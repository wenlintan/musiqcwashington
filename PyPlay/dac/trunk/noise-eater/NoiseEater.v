==> flow/design.v <==
module NoiseEater(
	input CLK,
	input RST,
	input HOLD,
	output ADC_RST,
	output reg ADC_CNVST,		 
	input ADC_EOC,		 
	output ADC_RD,
	output ADC_CS,
	input [15:0] ADC_DATA,
	output [15:0] DAC_DATA
	);
reg converting;
always @( posedge CLK ) begin
	if( !RST && !converting ) begin
		ADC_CNVST <= 1'b0;
		converting <= 1'b1;
	end else begin 
		converting <= 1'b0;
		ADC_CNVST <= 1'b1;
	end
end
reg latch_a, latch_b;
reg [15:0] data_a, data_b;
always @( posedge CLK ) begin
	if( !ADC_EOC ) begin
		latch_a <= latch_b;
		latch_b <= latch_a;
	end
end
reg [18:0] tmp_out, integral;
always @( posedge CLK ) begin
	if( RST ) begin
		tmp_out <= 16'b0;
		integral <= 16'b0;
	end else if( HOLD ) begin
		tmp_out <= tmp_out;
		integral <= 16'b0;
	end else begin
		integral <= integral + ( ADC_DATA - 16'b10 );
		tmp_out <= ( ADC_DATA - 16'b10 ) + integral;
	end
end
assign DAC_DATA = tmp_out[18: 3];
endmodule
Reports on NoiseEater --
What the tools print for NoiseEater, step after step. Line numbers count from 1 in the design file above. Operators: Yosys type, input widths -> output width; for muxes data width and select width s. Cell names lack the library's common part. The mark -- stands for no value.
Set-up: design top NoiseEater, clock port CLK, library sky130hd, corner tt_025C_1v80

Word level --
Yosys after proc, flatten, opt, wreduce and memory -nomap, before mapping. Enables and synchronous resets that opt folds into registers are not counted as muxes. Memory bits, and registers merged into a memory's read port (data or address), are not among the register bits. Print and check cells are not counted. Equal cells are merged and count once.
Cells by class: $add $sub $neg 2, equal/unequal tests 0, div/mod/pow operators 0, multipliers 0, magnitude comparators 0, bitwise logic cells 0, shift-type cells 0, multiplexer cells 2, reductions and logical operators 4
Operators with widths (number):
- $add 19x19->19 | 1
- $sub 16x2->17 const B | 1
- $logic_not 1->1 | 2
- $reduce_or 2->1 | 1
- $mux 1 | 2
- $logic_and 1x1->1 | 1
Bit counts: memories kept 0, input bits 20, ROM bits 0, register bits after elaboration 40, clocked read ports x word width 0, output and inout bits 20, word-level cells 12, latch bits 0, RAM bits 0

Longest topological paths --
Longest topological path by Yosys (ltp), each cell counted once; first at word level (registers and memories cut), then after technology mapping (sequential cells cut; the memories' decode and read muxes count).
Depth: depth after elaboration 3, ABC_AREA 0, gate-level depth with buffers 15, gate-level depth less buffers 14

After synthesis --
Yosys stat after the flow's synthesis: flattened, memories mapped to cells. It holds for the ABC_AREA given above (unset counts as 0); a run with the other value may have another netlist.
Mapped netlist: mapped cells 251, mapped area 2218.4 um^2, flip-flop cells 37, buffer cells 8, area of sequential cells 740.7 um^2
Cell types:
- dfxtp_1 | number 37, area in all 740.71 um^2
- ha_1 | number 20, area in all 250.24 um^2
- xor2_1 | number 16, area in all 140.134 um^2
- a21oi_1 | number 18, area in all 90.086 um^2
- a21o_1 | number 11, area in all 82.579 um^2
- nand2_1 | number 21, area in all 78.826 um^2
- xnor2_1 | number 9, area in all 78.826 um^2
- and2_1 | number 11, area in all 68.816 um^2
- nor2_1 | number 16, area in all 60.058 um^2
- o21ai_0 | number 9, area in all 45.043 um^2
- a22o_1 | number 5, area in all 43.792 um^2
- o21a_1 | number 5, area in all 37.536 um^2
- nor3_1 | number 7, area in all 35.034 um^2
- or2_2 | number 5, area in all 31.28 um^2
- a21boi_0 | number 4, area in all 30.029 um^2
- or3_1 | number 4, area in all 25.024 um^2
- buf_4 | number 3, area in all 22.522 um^2
- inv_1 | number 6, area in all 22.522 um^2
Not listed: further types 28, cells in them 44.

Timing after synthesis --
Path of least setup slack by OpenSTA after synthesis, without wires, with an ideal clock, recovery checks aside; 20% of the period is set as input and as output delay. Where synthesis merged equal registers, the netlist keeps one of their names.
Path after synthesis: path kind input -> register, from input ADC_DATA[1], to register tmp_out[16], delay of the path 2.743 ns, clock period 7.38 ns, slack 3.161 ns, time at the first pin 1.476 ns, external input delay 1.476 ns, setup time 0.132 ns, path buffers 1, data arrival time 4.087 ns, stages 15, required time 7.248 ns, period reached after synthesis 4.219 ns
"delay of the path" = arrival - input delay + setup time. "stages": output pins that drive a net of the path, with the launching flip-flop's if there is one; two outputs of one cell count as two. "period reached after synthesis" is the clock period less the worst setup slack; recovery checks do not enter. This is arithmetic on one report: input and output delays are still those of the set period (20% each). Between the ends stands the longest chain of elaborated cells between them, by number of cells; it is not shown to be the way that was timed. Of several equally long chains one is given. A line is the first line of the expression or statement that the cell stems from. Yosys adds cells for indexed reads and writes and turns some case tables into memories. A register here has more assigning lines than the two given.
On the way, after synthesis: cell sequence inv_1 > ha_1 > nand3b_1 > nor4_1 > nand2b_1 > nor4_1 > xor2_1 > ha_1 > clkbuf_1 > a21oi_1 > o21bai_1 > a221oi_1 > a21boi_0 > xor2_1 > o21ai_0, length of the longest elaborated chain 2, elaborated cells between the ends (all ways) 2, those cells by class add/sub: 2
Ends and longest elaborated chain, after synthesis:
- from (decl) | line 10 | input [15:0] ADC_DATA,
- $sub 16x2->17 | line 41 | tmp_out <= ( ADC_DATA - 16'b10 ) + integral;
- $add 19x19->19 | line 41
- to (assign) | line 37 | tmp_out <= tmp_out;
- to (assign) | line 41
- to (decl) | line 31 | reg [18:0] tmp_out, integral;

Path in the finished layout --
Path of least setup slack in the final report of record 1 (OpenROAD, finished layout, wires in). Where an end is a register, its clock arrival counts in the times.
Path post-layout: path kind input -> register, from input ADC_DATA[2], to register tmp_out[18], required time 5.28 ns, external input delay 1.02 ns, slack 1.49 ns, clock period 5.11 ns, setup time 0.10 ns, stages 16, time at the first pin 1.02 ns, data arrival time 3.79 ns, path buffers 2
Between the ends stands the longest chain of elaborated cells between them, by number of cells; it is not shown to be the way that was timed. Of several equally long chains one is given. A register here has more assigning lines than the two given.
On the way, post-layout: cell sequence clkdlybuf4s15_1 > inv_2 > ha_4 > nand3b_1 > nor4_2 > nand2b_1 > buf_4 > nor2_1 > xor2_1 > ha_1 > nand2_2 > or3_1 > a211o_1 > nand2_2 > xnor2_2 > o21a_1, length of the longest elaborated chain 2, elaborated cells between the ends (all ways) 2, those cells by class add/sub: 2
Ends and longest elaborated chain, post-layout:
- from (decl) | line 10 | input [15:0] ADC_DATA,
- $sub 16x2->17 | line 41 | tmp_out <= ( ADC_DATA - 16'b10 ) + integral;
- $add 19x19->19 | line 41
- to (assign) | line 37 | tmp_out <= tmp_out;
- to (assign) | line 41
- to (decl) | line 31 | reg [18:0] tmp_out, integral;

==> runs of NoiseEater <==
Stored flow runs of NoiseEater (2 of them; Yosys, OpenROAD, sky130hd). They differ in their settings and are not a sequence. Constraints: input delay and output delay 20% of the set period each, output load 0.01 pF.
By "clock period reached" is meant the clock period of the run minus its worst setup slack. This is arithmetic on one report: input and output delays are still those of the set period (20% each).
"time of the worst setup path": the worst setup path's part of the clock period (all of it between registers, 20% less for each end at a port) less its slack. A launch clock that arrives late makes it longer, a capture clock that arrives late makes it shorter.
"power consumption": no workload was simulated; the value follows from the tool's default switching activity.

[record 1] flow files
==> flow/run.sh <==
#!/bin/bash
# the make line also repeats the synthesis and layout settings of config.mk as NAME=value (left out here)
make -C /OpenROAD-flow-scripts/flow DESIGN_CONFIG=/design/flow/config.mk WORK_HOME=/design/flow/orfs CLKGATE_MAP_FILE= finish
==> flow/config.mk <==
export PLATFORM = sky130hd
export DESIGN_NAME = NoiseEater
export DESIGN_NICKNAME = NoiseEater
export VERILOG_FILES = /design/flow/design.v
export SDC_FILE = /design/flow/constraint.sdc
export NUM_CORES = 4
export LEC_CHECK = 0
export CAP_MARGIN = 20
export CORE_MARGIN = 8
export CORE_UTILIZATION = 17
export CTS_CLUSTER_SIZE = 63
export GPL_ROUTABILITY_DRIVEN = 1
export GPL_TIMING_DRIVEN = 0
export PLACE_DENSITY = 0.94
export SETUP_SLACK_MARGIN = 1.37
export SLEW_MARGIN = 35
export TNS_END_PERCENT = 60
==> flow/constraint.sdc <==
create_clock -name core_clock -period 5.11 [get_ports {CLK}]
set_input_delay 1.0220 -clock core_clock [delete_from_list [all_inputs] [get_ports {CLK}]]
set_output_delay 1.0220 -clock core_clock [all_outputs]
set_load 0.01 [all_outputs]

[record 1] result: standard-cell area of the final layout 3,221.8 um^2; lowest hold slack 0.427 ns; synthesized cell area 2,218.4 um^2; clock period reached 3.619 ns; setup slack of the worst path 1.491 ns; die size 16,961.2 um^2; time of the worst setup path 2.60 ns; kind of the worst setup path input -> register; power consumption 0.0008742 W; post-route setup TNS 0.000 ns

[record 2] flow files
==> flow/run.sh <==
#!/bin/bash
# the make line also repeats the synthesis and layout settings of config.mk as NAME=value (left out here)
make -C /OpenROAD-flow-scripts/flow DESIGN_CONFIG=/design/flow/config.mk WORK_HOME=/design/flow/orfs CLKGATE_MAP_FILE= finish
==> flow/config.mk <==
export PLATFORM = sky130hd
export DESIGN_NAME = NoiseEater
export DESIGN_NICKNAME = NoiseEater
export VERILOG_FILES = /design/flow/design.v
export SDC_FILE = /design/flow/constraint.sdc
export NUM_CORES = 4
export LEC_CHECK = 0
export CAP_MARGIN = 20
export CORE_MARGIN = 2
export CORE_UTILIZATION = 40
export SETUP_SLACK_MARGIN = 0.05
export SLEW_MARGIN = 20
==> flow/constraint.sdc <==
create_clock -name core_clock -period 4.28 [get_ports {CLK}]
set_input_delay 0.8560 -clock core_clock [delete_from_list [all_inputs] [get_ports {CLK}]]
set_output_delay 0.8560 -clock core_clock [all_outputs]
set_load 0.01 [all_outputs]

[record 2] result: standard-cell area of the final layout 2,788.9 um^2; lowest hold slack 0.439 ns; synthesized cell area 2,218.4 um^2; clock period reached 3.853 ns; setup slack of the worst path 0.427 ns; die size 6,157.5 um^2; time of the worst setup path 3.00 ns; kind of the worst setup path input -> register; power consumption 0.0009676 W; post-route setup TNS 0.000 ns
